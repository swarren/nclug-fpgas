==> flow/design.v <==
`timescale 1ns / 1ps
module counter(
	input wire clk,
	input wire do_count,
	input wire increment,
	input wire rst,
	output wire [7:0] leds
);
	reg [7:0] counter;
	always @(posedge clk) begin
		if (~rst) begin
			counter <= 8'h0;
		end else begin
			if (do_count) begin
				if (increment == 1'b1) begin
					counter <= counter + 8'b1;
				end else begin
					counter <= counter - 8'b1;
				end
			end
		end
	end
	assign leds = counter;
endmodule
`timescale 1ns / 1ps
module divider(
	input wire clk,
	input wire rst,
	output wire do_count
);
	reg [24:0] counter;
	always @(posedge clk) begin
		if (~rst) begin
			counter <= 25'b0;
		end else begin
			counter <= counter + 25'b1;
		end
	end
	assign do_count = &counter;
endmodule
`timescale 1ns / 1ps
module nclug2(
	input wire btn_center,
	input wire gclk10,
	input wire sw_0,
	output wire led_7,
	output wire led_6,
	output wire led_5,
	output wire led_4,
	output wire led_3,
	output wire led_2,
	output wire led_1,
	output wire led_0
);
	wire clk = gclk10;
	wire rst = ~btn_center;
	wire increment = ~sw_0;
	wire do_count;
	wire [7:0] leds;
	divider divider_instance(
		.clk(clk),
		.rst(rst),
		.do_count(do_count)
	);
	counter counter_instance(
		.clk(clk),
		.rst(rst),
		.do_count(do_count),
		.increment(increment),
		.leds(leds)
	);
	assign led_7 = leds[7];
	assign led_6 = leds[6];
	assign led_5 = leds[5];
	assign led_4 = leds[4];
	assign led_3 = leds[3];
	assign led_2 = leds[2];
	assign led_1 = leds[1];
	assign led_0 = leds[0];
endmodule
# --- Step by step through the tools: nclug2 ---
# What the tools print for nclug2, step after step.
# Line numbers count from 1 in the design file above.
# Operators: Yosys type, input widths -> output width; for muxes data width and select width s.
# Cell names lack the library's common part.
setup:
  design: "nclug2"
  clock: "gclk10"
  cell_library: "sky130hd"
  corner: "tt_025C_1v80"

# --- Word level ---
# Counts by Yosys on the flattened word-level netlist (proc, flatten, opt, wreduce; memories kept). Register bits leave out memories and registers merged into their read ports (data or address); mux counts leave out enables and synchronous resets folded into registers. Print and check cells are left out. Cells with the same type and inputs are merged into one.
op_classes:
  add_sub_neg: 3
  mux: 1
  n_reduce_logical: 1
ops:
  columns: ["cell", "n"]
  rows:
  - ["$add 25x1->25 const B", 1]
  - ["$reduce_and 25->1", 1]
  - ["$add 8x1->8 const B", 1]
  - ["$sub 8x1->8 const B", 1]
  - ["$mux 8", 1]
bits:
  register_bits: 33
  in_bits: 3
  out_inout_bits: 8

# --- Longest topological paths ---
# Yosys ltp: most cells in a row. Word level: on the elaborated netlist, between registers, memories and ports. Mapped: between sequential cells and ports; inverters and the memories' decode and read muxes count.
logic_depth:
  word_depth: 2
  ABC_AREA: 0
  mapped_depth: 7
  ltp_nobuf: 7

# --- After synthesis ---
# Yosys stat after the flow's synthesis: flattened, memories mapped to cells. It holds for the ABC_AREA given above (unset counts as 0); a run with the other value may have another netlist.
synth_totals:
  cell_count: 189
  area_mm2: 0.0016816
  seqArea_mm2: 0.0006606
  flip_flops: 33
by_type:
  columns: ["cell_type", "n", "type_area_um2"]
  rows:
  - ["dfxtp_1", 33, 660.634]
  - ["xor2_1", 19, 166.41]
  - ["nor2_1", 33, 123.869]
  - ["ha_1", 7, 87.584]
  - ["nand3_1", 15, 75.072]
  - ["xnor2_1", 8, 70.067]
  - ["nand2_1", 12, 45.043]
  - ["nand4_1", 7, 43.792]
  - ["inv_1", 8, 30.029]
  - ["mux2i_1", 3, 30.029]
  - ["and3_1", 4, 25.024]
  - ["nand4_4", 1, 21.27]
  - ["nor4_4", 1, 21.27]
  - ["fa_1", 1, 20.019]
  - ["nor3_1", 4, 20.019]
  - ["nor2b_1", 3, 18.768]
  - ["and4_1", 2, 17.517]
  - ["o2111ai_1", 2, 17.517]
# Not listed: further types 20, cells in them 26.
# By module: a second synthesis without flattening, with its own total; a netlist apart from the flattened one above.
hier_totals:
  hier_cells: 194
  hier_area_mm2: 0.0016941
# Rows give one instance, submodules left out.
by_module:
  columns: ["module", "instances", "n_cells", "mod_area_mm2"]
  rows:
  - ["divider", 1, 131, 0.0011286]
  - ["counter", 1, 61, 0.000558]
  - ["nclug2", 1, 2, 0.0000075]

# --- Timing after synthesis ---
# Path of least setup slack by OpenSTA after synthesis, without wires, with an ideal clock, recovery checks aside; 20% of the period is set as input and as output delay. Where synthesis merged equal registers, the netlist keeps one of their names.
synth_timing:
  kind: "input port to flip-flop"
  from: "input port sw_0"
  to: "register counter_instance.counter[7]"
  period_ns: 2.82
  setup_ns: 0.121
  t_arrival_ns: 1.876
  required_time_ns: 2.699
  path_slack_ns: 0.823
  delay_ns: 1.433
  stages: 5
  n_path_buf: 0
  period_less_setup_slack_ns: 1.997
# "delay_ns" = arrival - input delay + setup time.
# "stages" counts driving pins, that of a launching flip-flop among them; a cell with two outputs on the path counts twice.
# "period_less_setup_slack_ns" is the clock period less the worst setup slack; recovery checks do not enter. This is arithmetic on one report: input and output delays are still those of the set period (20% each).
# Between the ends stands the longest chain of elaborated cells between them, by number of cells; it is not shown to be the way that was timed. Of several equally long chains one is given.
# A line is the first line of the expression or statement that the cell stems from. Yosys adds cells for indexed reads and writes and turns some case tables into memories.
# A register here has more assigning lines than the two given.
synth_via:
  cell_sequence: "ha_1 or3_1 o211ai_1 mux2i_1 mux2_2"
  elab_chain_len: 1
  cells_between: 1
  lines_between: 1
synth_lines:
  columns: ["element", "line_no", "rtl"]
  rows:
  - ["from (decl)", 45, "input wire sw_0,"]
  - ["$mux 8", 15, "if (increment == 1'b1) begin"]
  - ["to (assign)", 16, "counter <= counter + 8'b1;"]
  - ["to (assign)", 18, "counter <= counter - 8'b1;"]
  - ["to (decl)", 9, "reg [7:0] counter;"]

# --- Path in the finished layout ---
# From the final timing report of flow run 2: the path of least setup slack in the routed layout; clock arrival at registers is part of the times.
layout_timing:
  kind: "flip-flop to flip-flop"
  from: "register divider_instance.counter[0]"
  to: "register counter_instance.counter[4]"
  period_ns: 2.24
  setup_ns: 0.05
  t_arrival_ns: 2.35
  required_time_ns: 2.52
  path_slack_ns: 0.16
  stages: 7
  n_path_buf: 0
# Between the ends stands the longest chain of elaborated cells between them, by number of cells; it is not shown to be the way that was timed. Of several equally long chains one is given.
# A register here has more assigning lines than the two given.
layout_via:
  cell_sequence: "dfxtp_1 ha_1 nand4_2 nor4_4 nand2_4 or3b_1 a21oi_2"
  elab_chain_len: 1
  cells_between: 1
  lines_between: 1
layout_lines:
  columns: ["element", "line_no", "rtl"]
  rows:
  - ["from (decl)", 31, "reg [24:0] counter;"]
  - ["from (assign)", 34, "counter <= 25'b0;"]
  - ["from (assign)", 36, "counter <= counter + 25'b1;"]
  - ["$reduce_and 25->1", 39, "assign do_count = &counter;"]
  - ["to (assign)", 16, "counter <= counter + 8'b1;"]
  - ["to (assign)", 18, "counter <= counter - 8'b1;"]
  - ["to (decl)", 9, "reg [7:0] counter;"]

# 2 stored runs of nclug2 in the flow (synthesis by Yosys, layout by OpenROAD, sky130hd cells), in arbitrary order. Constraints: input delay and output delay 20% of the set period each, output load 0.01 pF.
# "timing.achieved_period_ns" means the clock period less the worst setup slack. The figure is calculated, with input and output delays left at 20% of the set period.
runs:
  - name: "flow run 1"
    settings:
      period_ns: 1.54
      CORE_UTILIZATION: 59
      SETUP_SLACK_MARGIN: 0.33
      PLACE_DENSITY: 0.74
      CORE_MARGIN: 9
      GPL_TIMING_DRIVEN: 0
      GPL_ROUTABILITY_DRIVEN: 1
      SLEW_MARGIN: 25
      MIN_ROUTING_LAYER: "met1"
      CAP_MARGIN: 20
    outcome: "incomplete, routing halted on DPL-0033"
  - name: "flow run 2"
    settings:
      period_ns: 2.24
      CORE_UTILIZATION: 69
      CAP_MARGIN: 20
      CORE_MARGIN: 2
      SLEW_MARGIN: 20
    results:
      timing.setup.ws_ns: 0.163
      layout_stdcell_area_mm2: 0.0019569
      yosys.chip_area_mm2: 0.0016816
      timing.achieved_period_ns: 2.077
      design.die.area_mm2: 0.0028478
      timing.hold.ws_ns: 0.471
